==> flow/design.v <==
`timescale 1ns/1ps
module booth_radix4 #(
  parameter WIDTH_M = 8,
  parameter WIDTH_R = 8
  )(
  input                             clk,
  input                             rstn,
  input                             vld_in,
  input  [WIDTH_M-1:0]              multiplicand,
  input  [WIDTH_R-1:0]              multiplier,
  output [WIDTH_M+WIDTH_R-1:0]      mul_out,
  output reg done
);
parameter   IDLE   = 2'b00,
            ADD    = 2'b01,
            SHIFT  = 2'b11,
            OUTPUT = 2'b10;
reg  [1:0]  current_state, next_state;  	
reg [WIDTH_M+WIDTH_R+2:0] add1;
reg [WIDTH_M+WIDTH_R+2:0] sub1;
reg [WIDTH_M+WIDTH_R+2:0] add_x2;
reg [WIDTH_M+WIDTH_R+2:0] sub_x2;
reg [WIDTH_M+WIDTH_R+2:0] p_dct;
reg [WIDTH_R-1:0] count;
always @(posedge clk or negedge rstn) 
  if(!rstn) current_state = IDLE;
  else if (!vld_in) current_state = IDLE;
  else current_state <= next_state;
always @* begin
  next_state = 2'bx;
  case (current_state)
    IDLE : if (vld_in) next_state = ADD;
    else               next_state = IDLE;
    ADD  : next_state = SHIFT  ; 
    SHIFT : if (count==WIDTH_R/2) next_state = OUTPUT;
            else                  next_state = ADD;
    OUTPUT : next_state = IDLE;
	default: next_state = IDLE;
  endcase
end  
always @(posedge clk or negedge rstn) begin
  if(!rstn) begin
    {add1,sub1,add_x2,sub_x2,p_dct,count,done} <= 0;
  end else begin
    case(current_state) 
      IDLE: begin
        add1     <= {{2{multiplicand[WIDTH_R-1]}},multiplicand,{WIDTH_R+1{1'b0}}};
        sub1     <= {-{{2{multiplicand[WIDTH_R-1]}},multiplicand},{WIDTH_R+1{1'b0}}};
        add_x2   <= {{multiplicand[WIDTH_M-1],multiplicand,1'b0},{WIDTH_R+1{1'b0}}};
        sub_x2   <= {-{multiplicand[WIDTH_M-1],multiplicand,1'b0},{WIDTH_R+1{1'b0}}};
        p_dct    <= {{WIDTH_M+1{1'b0}},multiplier,1'b0}  ;
        count    <= 0;
        done     <= 0;
      end
      ADD:begin
        case(p_dct[2:0])
          3'b000,3'b111: p_dct <= p_dct;
          3'b001,3'b010: p_dct <= p_dct+add1;
          3'b101,3'b110: p_dct <= p_dct+sub1;
          3'b100:        p_dct <= p_dct+sub_x2;	   
          3'b011:        p_dct <= p_dct+add_x2;
          default:       p_dct <= p_dct;
        endcase
        count <= count+1;
      end
      SHIFT:
        p_dct <= {p_dct[WIDTH_M+WIDTH_R+2],p_dct[WIDTH_M+WIDTH_R+2],p_dct[WIDTH_M+WIDTH_R+2:2]};
      OUTPUT:begin
        done  <= 1;	 
      end		  
    endcase
  end   
end
assign mul_out = {p_dct[WIDTH_M+WIDTH_R], p_dct[WIDTH_M+WIDTH_R:2]};
endmodule
== Reports on booth_radix4 ==
Tool output for the design above, in the order of the flow.
Lines are those of the file above, counted from 1.
Operators: Yosys type, input widths -> output width; for muxes data width and select width s.
Cell names lack the library's common part.
Not given: --

* Top: booth_radix4
* Clock input: clk
* Library: sky130hd
* Corner: tt_025C_1v80

== Word-level counts ==
Source: Yosys, flattened and elaborated, memories not mapped. Widths are those after wreduce. Registers that Yosys merges into a memory's read port (data or address) are not register bits. Print and check cells do not count.

* Add/subtract/negate cells: 7
* Eq/ne operators: 12
* Multiplexer cells: 7
* Bitwise logic cells: 1
* Reduce/logical cells: 10

{| class="wikitable"
|+ Operators by type and width
! operator !! count
|-
| $add 19x19->19 || 4
|-
| $pmux 19 s4 || 1
|-
| $pmux 19 s3 || 1
|-
| $neg 10->10 || 2
|-
| $pmux 8 s2 || 1
|-
| $eq 3x3->1 const B || 4
|-
| $add 8x1->8 const B || 1
|-
| $eq 8x3->1 const B || 1
|-
| $pmux 2 s4 || 1
|-
| $reduce_or 2->1 || 3
|-
| $eq 3x2->1 const B || 2
|-
| $eq 2x2->1 const B || 2
|-
| $reduce_bool 2->1 || 2
|-
| $mux 2 || 2
|-
| $eq 3x1->1 const B || 1
|-
| $logic_not 3->1 || 1
|-
| $reduce_and 3->1 || 1
|-
| $reduce_bool 3->1 || 1
|-
| $eq 2x1->1 const B || 1
|-
| $ne 2x2->1 const B || 1
|-
| $logic_not 2->1 || 1
|-
| $reduce_and 2->1 || 1
|-
| $pmux 1 s2 || 1
|-
| $not 1->1 || 1
|}

* Register bits: 66
* Input bits: 19
* Output and inout port bits: 17
* Word-level cells: 46

== Depth ==
Depth = most cells in a row (Yosys ltp): at word level without a register or memory, in the mapped netlist without a sequential cell, where the memories' decode and read muxes count.

* Depth in word-level cells: 4
* ABC_AREA: 0
* Gate-level depth with buffers: 13
* Gate-level depth less buffers: 11

== Synthesis result ==
Source: synth_stat.txt of the flow (Yosys; design flattened, memories mapped). It holds for the ABC_AREA given above (unset counts as 0); a run with the other value may have another netlist.

* Mapped cells: 378
* Synthesis area: 3515.9 µm²
* Sequential part of the area: 1227.4 µm²
* Flip-flops: 49
* Buffer cells: 35

{| class="wikitable"
|+ Cell types
! type !! count !! total area (µm²)
|-
| dfrtp_1 || 48 || 1.2E+03
|-
| ha_1 || 21 || 262.752
|-
| mux2_2 || 20 || 225.216
|-
| a22oi_1 || 20 || 150.144
|-
| xnor2_1 || 17 || 148.893
|-
| o21ai_0 || 28 || 140.134
|-
| buf_4 || 17 || 127.622
|-
| a21oi_1 || 21 || 105.101
|-
| nand2_1 || 28 || 105.101
|-
| o22ai_1 || 14 || 87.584
|-
| nor2_1 || 21 || 78.826
|-
| xor2_1 || 8 || 70.067
|-
| mux2i_1 || 6 || 60.058
|-
| nand3_1 || 12 || 60.058
|-
| nand2b_1 || 9 || 56.304
|-
| inv_1 || 11 || 41.29
|-
| fa_1 || 2 || 40.038
|-
| a21o_1 || 5 || 37.536
|}

Not listed: further types 32, cells in them 70.

== Worst setup path after synthesis ==
Path of least setup slack by OpenSTA after synthesis, without wires, with an ideal clock, recovery checks aside; 20% of the period is set as input and as output delay. Where synthesis merged equal registers, the netlist keeps one of their names.

* Kind: flip-flop to flip-flop
* Start: register p_dct[2]
* End: register p_dct[15]
* Clock period: 5220 ps
* Setup time: 138 ps
* Time at the first pin: 0 ps
* Data arrival time: 2440 ps
* Required time: 5082 ps
* Setup slack: 2642 ps
* Delay of the path: 2578 ps
* Stages: 12
* Path buffers: 1
* Period reached after synthesis: 2578 ps

"delay of the path" is the arrival time less input delay plus setup time.
"stages": output pins that drive a net of the path, with the launching flip-flop's if there is one; two outputs of one cell count as two.
"period reached after synthesis" is the clock period less the worst setup slack; recovery checks do not enter. This is arithmetic on one report: input and output delays are still those of the set period (20% each).
The rows between start and end are the longest chain of elaborated cells between them; the timing report does not say that the signal goes this way. Where chains are equally long, one stands for them.
A line is the first line of the expression or statement that the cell stems from. Yosys adds cells for indexed reads and writes and turns some case tables into memories.
A register here has more assigning lines than the two given.

* Cells stage by stage: dfrtp_1 clkbuf_1 nand2b_1 o22ai_1 a21oi_1 fa_1 a21o_1 a21oi_1 o21ai_0 a21oi_1 xor2_1 o221ai_1
* Cells in the longest elaborated chain: 4
* Elaborated cells on any way between the ends: 19
* Source lines of those cells: 6
* Those cells by class: add/sub (4); eq/ne (8); mux (2); reduce/logical (5)

{| class="wikitable"
|+ RTL lines, path post-synthesis
! item !! RTL line !! RTL
|-
| from (decl) || 23 || <nowiki>reg [WIDTH_M+WIDTH_R+2:0] p_dct;</nowiki>
|-
| from (assign) || 51 || <nowiki>p_dct    <= {{WIDTH_M+1{1'b0}},multiplier,1'b0}  ;</nowiki>
|-
| from (assign) || 57 || <nowiki>3'b000,3'b111: p_dct <= p_dct;</nowiki>
|-
| $eq 3x3->1 || 56 || <nowiki>case(p_dct[2:0])</nowiki>
|-
| $reduce_or 2->1 || 56 ||
|-
| $pmux 19 s4 || 56 ||
|-
| $pmux 19 s3 || 45 || <nowiki>case(current_state)</nowiki>
|-
| to (assign) || 51 ||
|-
| to (assign) || 57 ||
|-
| to (decl) || 23 ||
|}

== Worst path after layout ==
Path of least setup slack in the final report of entry A (OpenROAD, finished layout, wires in). Where an end is a register, its clock arrival counts in the times.
The path's times are printed in steps of 10 ps; the period is the one set.

* Kind: flip-flop to flip-flop
* Start: register p_dct[1]
* End: register p_dct[15]
* Clock period: 2780 ps
* Setup time: 130 ps
* Time at the first pin: 300 ps
* Data arrival time: 2850 ps
* Required time: 2960 ps
* Setup slack: 110 ps
* Stages: 13
* Path buffers: 2

The rows between start and end are the longest chain of elaborated cells between them; the timing report does not say that the signal goes this way. Where chains are equally long, one stands for them.
A register here has more assigning lines than the two given.

* Cells stage by stage: dfrtp_1 buf_6 buf_8 mux2_2 o22ai_2 a21oi_2 ha_1 a21o_1 a21oi_2 o21ai_0 a21oi_1 xor2_1 o221ai_1
* Cells in the longest elaborated chain: 4
* Elaborated cells on any way between the ends: 19
* Source lines of those cells: 6
* Those cells by class: add/sub (4); eq/ne (8); mux (2); reduce/logical (5)

{| class="wikitable"
|+ RTL lines, path post-layout
! item !! RTL line !! RTL
|-
| from (decl) || 23 || <nowiki>reg [WIDTH_M+WIDTH_R+2:0] p_dct;</nowiki>
|-
| from (assign) || 51 || <nowiki>p_dct    <= {{WIDTH_M+1{1'b0}},multiplier,1'b0}  ;</nowiki>
|-
| from (assign) || 57 || <nowiki>3'b000,3'b111: p_dct <= p_dct;</nowiki>
|-
| $eq 3x3->1 || 56 || <nowiki>case(p_dct[2:0])</nowiki>
|-
| $reduce_or 2->1 || 56 ||
|-
| $pmux 19 s4 || 56 ||
|-
| $pmux 19 s3 || 45 || <nowiki>case(current_state)</nowiki>
|-
| to (assign) || 51 ||
|-
| to (assign) || 57 ||
|-
| to (decl) || 23 ||
|}

Top module booth_radix4; platform sky130hd; tools Yosys and OpenROAD; 2 stored runs in no particular order. Input and output delays are each 20% of the period that was set; the output load is 0.01 pF.
"clock period reached" = clock period - worst setup slack. The figure is calculated, with input and output delays left at 20% of the set period.
"time of the worst setup path" = time allowed to the worst setup path (clock period - input delay - output delay, where it has them) - its slack; a late launch clock adds to it, a late capture clock takes from it.
By "power consumption" is meant OpenSTA's value without simulated activity: inputs other than the clock are taken to toggle once in ten clock periods, and the tool carries that through the logic.
"time of the worst setup path" is given in steps of 10 ps.

=== Entry A ===
{| class="wikitable"
! Setting !! Value
|-
| period_ns || 2.78
|-
| CORE_UTILIZATION || 45
|-
| PLACE_DENSITY_LB_ADDON || 0.02
|-
| CORE_ASPECT_RATIO || 0.73
|-
| ABC_AREA || 0
|-
| GPL_TIMING_DRIVEN || 0
|-
| CTS_CLUSTER_DIAMETER || 327
|-
| CAP_MARGIN || 10
|-
| MIN_ROUTING_LAYER || met1
|-
| CORE_MARGIN || 2
|-
| SLEW_MARGIN || 20
|-
! Result !! Value
|-
| Sum of negative setup slack || 0 ps
|-
| Power consumption || 3057 µW
|-
| Area of the standard cells in the finished layout || 4184.0 µm²
|-
| Yosys chip area after synthesis || 3515.9 µm²
|-
| Clock period reached || 2672 ps
|-
| Die outline area || 8544.8 µm²
|-
| Final design utilization || 55.3 %
|-
| Setup slack of the critical path || 108 ps
|-
| Time of the worst setup path || 2670 ps
|-
| Critical path type || flip-flop to flip-flop
|}

=== Entry B ===
{| class="wikitable"
! Setting !! Value
|-
| period_ns || 3.76
|-
| CORE_UTILIZATION || 33
|-
| SETUP_SLACK_MARGIN || 0.23
|-
| PLACE_DENSITY || 0.82
|-
| CELL_PAD_IN_SITES_GLOBAL_PLACEMENT || 1
|-
| TNS_END_PERCENT || 90
|-
| ABC_AREA || 1
|-
| GPL_TIMING_DRIVEN || 1
|-
| GPL_ROUTABILITY_DRIVEN || 1
|-
| CTS_CLUSTER_SIZE || 20
|-
| MIN_ROUTING_LAYER || met1
|-
| CAP_MARGIN || 20
|-
| CORE_MARGIN || 2
|-
| SLEW_MARGIN || 20
|-
! Result !! Value
|-
| Power consumption || 2157 µW
|-
| Final design utilization || 37.7 %
|-
| Area of the standard cells in the finished layout || 4048.9 µm²
|-
| Yosys chip area after synthesis || 3598.5 µm²
|-
| Die outline area || 11756.0 µm²
|-
| Time of the worst setup path || 2640 ps
|-
| Critical path type || flip-flop to flip-flop
|-
| Sum of negative setup slack || 0 ps
|-
| Setup slack of the critical path || 1123 ps
|-
| Clock period reached || 2637 ps
|}
