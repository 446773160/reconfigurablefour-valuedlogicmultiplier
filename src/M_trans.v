==> flow/design.v <==
module M_trans_module (
    input        clk,
    input        rst_n,
    input  [1:0] a_i,
    input  [1:0] b_i,
    output reg [1:0] m_i
);
always @(posedge clk or negedge rst_n) begin
    if (~rst_n) begin
        m_i <= 2'b0;
    end
    else begin
        if (a_i == 2'b00 && b_i == 2'b00)
            m_i <= 2'b10;
        else if (a_i == 2'b00 && b_i == 2'b10)
            m_i <= 2'b00;
        else if (a_i == 2'b10 && b_i == 2'b00)
            m_i <= 2'b00;
        else if (a_i == 2'b10 && b_i == 2'b10)
            m_i <= 2'b10;
        else
            m_i <= 2'b01;
    end
end
endmodule
module M_trans #(
    parameter p = 33
) (
    input            clk,
    input            rst_n,
    input  [2*p-1:0] a_i,
    input  [    1:0] b_i,
    output [2*p-1:0] m_i
);
genvar i;
generate
    for (i = 0; i < p; i = i + 1) begin : M_module
        M_trans_module u_M_trans_module(clk, rst_n, a_i[2*i+1:2*i], b_i, m_i[2*i+1:2*i]); 
    end
endgenerate
endmodule
### From RTL to reports: M_trans

What the tools print for M_trans, step after step.
Lines are those of the file above, counted from 1.
Cell names lack the library's common part.
The mark - stands for no value.

| design | value |
|---|---|
| top module | M_trans |
| clock | clk |
| cell library | sky130hd |
| corner | tt_025C_1v80 |

### After elaboration

Counts by Yosys on the flattened word-level netlist (proc, flatten, opt, wreduce; memories kept). Register bits leave out memories and registers merged into their read ports (data or address); mux counts leave out enables and synchronous resets folded into registers. Print and check cells are left out. Cells with the same type and inputs are merged into one.

| word-level totals | value |
|---|---|
| register bits | 66 |
| latch bits | 0 |
| memory bits (writable) | 0 |
| bits in read-only memories | 0 |
| clocked read ports x word width | 0 |
| memories | 0 |
| input bits | 70 |
| word-level cells | 365 |

| operators by class | value |
|---|---|
| $add $sub $neg | 0 |
| multipliers | 0 |
| div/mod/pow operators | 0 |
| order comparisons | 0 |
| eq/ne operators | 34 |
| shift operators | 0 |
| muxes and demuxes | 132 |
| bitwise gates (word level) | 0 |
| reductions and logical operators | 166 |

Operator list:

| cell | count |
|---|---|
| 2-to-1 mux 2 bit | 132 |
| logical AND 1 bit | 132 |
| equality test 2 bit with constant B | 34 |
| logical NOT 2 bit | 34 |

### Logic depth

Yosys ltp: most cells in a row. Word level: on the elaborated netlist, between registers, memories and ports. Mapped: between sequential cells and ports; inverters and the memories' decode and read muxes count.

| logic depth | value |
|---|---|
| word-level depth | 6 |
| ABC_AREA | 0 |
| depth in mapped cells | 4 |

### Netlist

The flow's flattened synthesis, as Yosys stat reports it; memories are mapped. The netlist is that of the ABC_AREA named above (0 if unset); the other value can give another one.
Totals and module areas in this step are rounded.

| mapped netlist | value |
|---|---|
| cell count | 172 |
| mapped area | 2567 sq um |
| area of sequential cells | 1652 sq um |
| flip-flops | 66 |
| buffer cells | 7 |

Cells by type:

| type | count |
|---|---|
| dfrtp_1 | 66 |
| or2_4 | 30 |
| xor2_1 | 23 |
| nor2_2 | 27 |
| xor2_2 | 10 |
| buf_6 | 5 |
| nor2_1 | 6 |
| or2_1 | 3 |
| buf_8 | 1 |
| buf_4 | 1 |

The figures by module come from a second, unflattened synthesis with its own total; it is not the netlist above.

| unflattened totals | value |
|---|---|
| cell total of the unflattened synthesis | 165 |
| area (unflattened synthesis) | 2354 sq um |

Rows give one instance, submodules left out.

Modules:

| module | times used | cells | area (sq um) | seq. area (sq um) |
|---|---|---|---|---|
| M_trans_module | 33 | 5 | 71.3 | 50.0 |
| M_trans | 1 | 0 | 0.0 | 0.0 |

### Timing after synthesis

Source: OpenSTA report_checks on the synthesized netlist (no wires, ideal clock, input and output delay 20% of the period each), path of least setup slack; recovery checks are left aside. Register names are those of the netlist, which keeps one name where synthesis merged equal registers.

| timing after synthesis | value |
|---|---|
| kind | in2reg |
| start | input b_i[1] |
| end | register M_module[0].u_M_trans_module.m_i[1] |
| clock period | 0.931 ns |
| arrival | 0.694 ns |
| setup slack | 0.120 ns |
| delay of the path | 0.624 ns |
| stages on the path | 4 |
| buffers on the path | 2 |
| synthesis period reached | 0.811 ns |

"delay of the path" = arrival - input delay + setup time.
"stages on the path": output pins that drive a net of the path, with the launching flip-flop's if there is one; two outputs of one cell count as two.
"synthesis period reached" is the clock period less the worst setup slack; recovery checks do not enter. This is arithmetic on one report: input and output delays are still those of the set period (20% each).
Between the ends stands the longest chain of elaborated cells between them, by number of cells; it is not shown to be the way that was timed. Of several equally long chains one is given.
A line is the first line of the expression or statement that the cell stems from. Yosys adds cells for indexed reads and writes and turns some case tables into memories.
At most two assigning lines are given for a register; there are more.

| between the ends, after synthesis | value |
|---|---|
| cell sequence | buf_4 > buf_8 > xor2_2 > nor2_2 |
| length of the longest elaborated chain | 6 |
| elaborated cells on any way between the ends | 10 |

Ends and longest elaborated chain, after synthesis:

| what | RTL line | text |
|---|---|---|
| from (decl) | 32 | `input  [    1:0] b_i,` |
| equality test 2 bit | 19 | `else if (a_i == 2'b10 && b_i == 2'b10)` |
| logical AND 1 bit | 19 |  |
| 2-to-1 mux 2 bit | 19 |  |
| 2-to-1 mux 2 bit | 17 | `else if (a_i == 2'b10 && b_i == 2'b00)` |
| 2-to-1 mux 2 bit | 15 | `else if (a_i == 2'b00 && b_i == 2'b10)` |
| 2-to-1 mux 2 bit | 13 | `if (a_i == 2'b00 && b_i == 2'b00)` |
| to (assign) | 10 | `m_i <= 2'b0;` |
| to (assign) | 14 | `m_i <= 2'b10;` |
| to (decl) | 6 | `output reg [1:0] m_i` |

### Timing after layout

From the final timing report of job 1: the path of least setup slack in the routed layout; clock arrival at registers is part of the times.

| timing post-layout | value |
|---|---|
| kind | reg2out |
| start | register M_module[19].u_M_trans_module.m_i[0] |
| end | output m_i[38] |
| clock period | 1.24 ns |
| output delay | 0.25 ns |
| arrival | 0.96 ns |
| setup slack | 0.03 ns |
| stages on the path | 2 |
| buffers on the path | 1 |

At most two assigning lines are given for a register; there are more.

| between the ends, post-layout | value |
|---|---|
| cell sequence | dfrtp_1 > dlygate4sd2_1 |
| length of the longest elaborated chain | 0 |
| elaborated cells on any way between the ends | 0 |
| RTL lines with such cells | 0 |

Ends and longest elaborated chain, post-layout:

| what | RTL line | text |
|---|---|---|
| from (decl) | 6 | `output reg [1:0] m_i` |
| from (assign) | 10 | `m_i <= 2'b0;` |
| from (assign) | 14 | `m_i <= 2'b10;` |
| to (decl) | 33 | `output [2*p-1:0] m_i` |

Data sheet: physical implementation of M_trans

Measured data: module M_trans, platform sky130hd, 2 stored runs of the flow under differing settings, order arbitrary. Input and output delays are each 20% of the period that was set; the output load is 0.01 pF.
"clock period reached" is the run's clock period less its worst setup slack. It is reckoned from that one timing run; input and output delays stay at 20% of the period that was set.
"time of the worst setup path" = time allowed to the worst setup path (clock period - input delay - output delay, where it has them) - its slack; a late launch clock adds to it, a late capture clock takes from it.
Results are given in rounded form.
Settings: n/a = not set for that run.

| run | period_ns | CAP_MARGIN | CORE_MARGIN | CORE_UTILIZATION | SLEW_MARGIN | SETUP_SLACK_MARGIN | PLACE_DENSITY_LB_ADDON | CTS_CLUSTER_SIZE | time of the worst setup path (ns) | kind of the worst setup path | utilization (%) | Yosys chip area after synthesis (sq um) | area of the standard cells in the finished layout (sq um) | clock period reached (ns) | smallest setup slack (ns) | sum of negative setup slack (ns) | overall die area (sq um) |
|---|---|---|---|---|---|---|---|---|---|---|---|---|---|---|---|---|---|
| job 1 | 1.24 | 20 | 2 | 40 | 20 | n/a | n/a | n/a | 0.96 | reg2out | 67.3 | 2567 | 4222 | 1.208 | 0.032 | 0.000 | 7075 |
| job 2 | 1.44 | 15 | 2 | 35 | 20 | 0.08 | 0.06 | 47 | 0.98 | reg2out | 58.5 | 2567 | 4195 | 1.271 | 0.169 | 0.000 | 8037 |
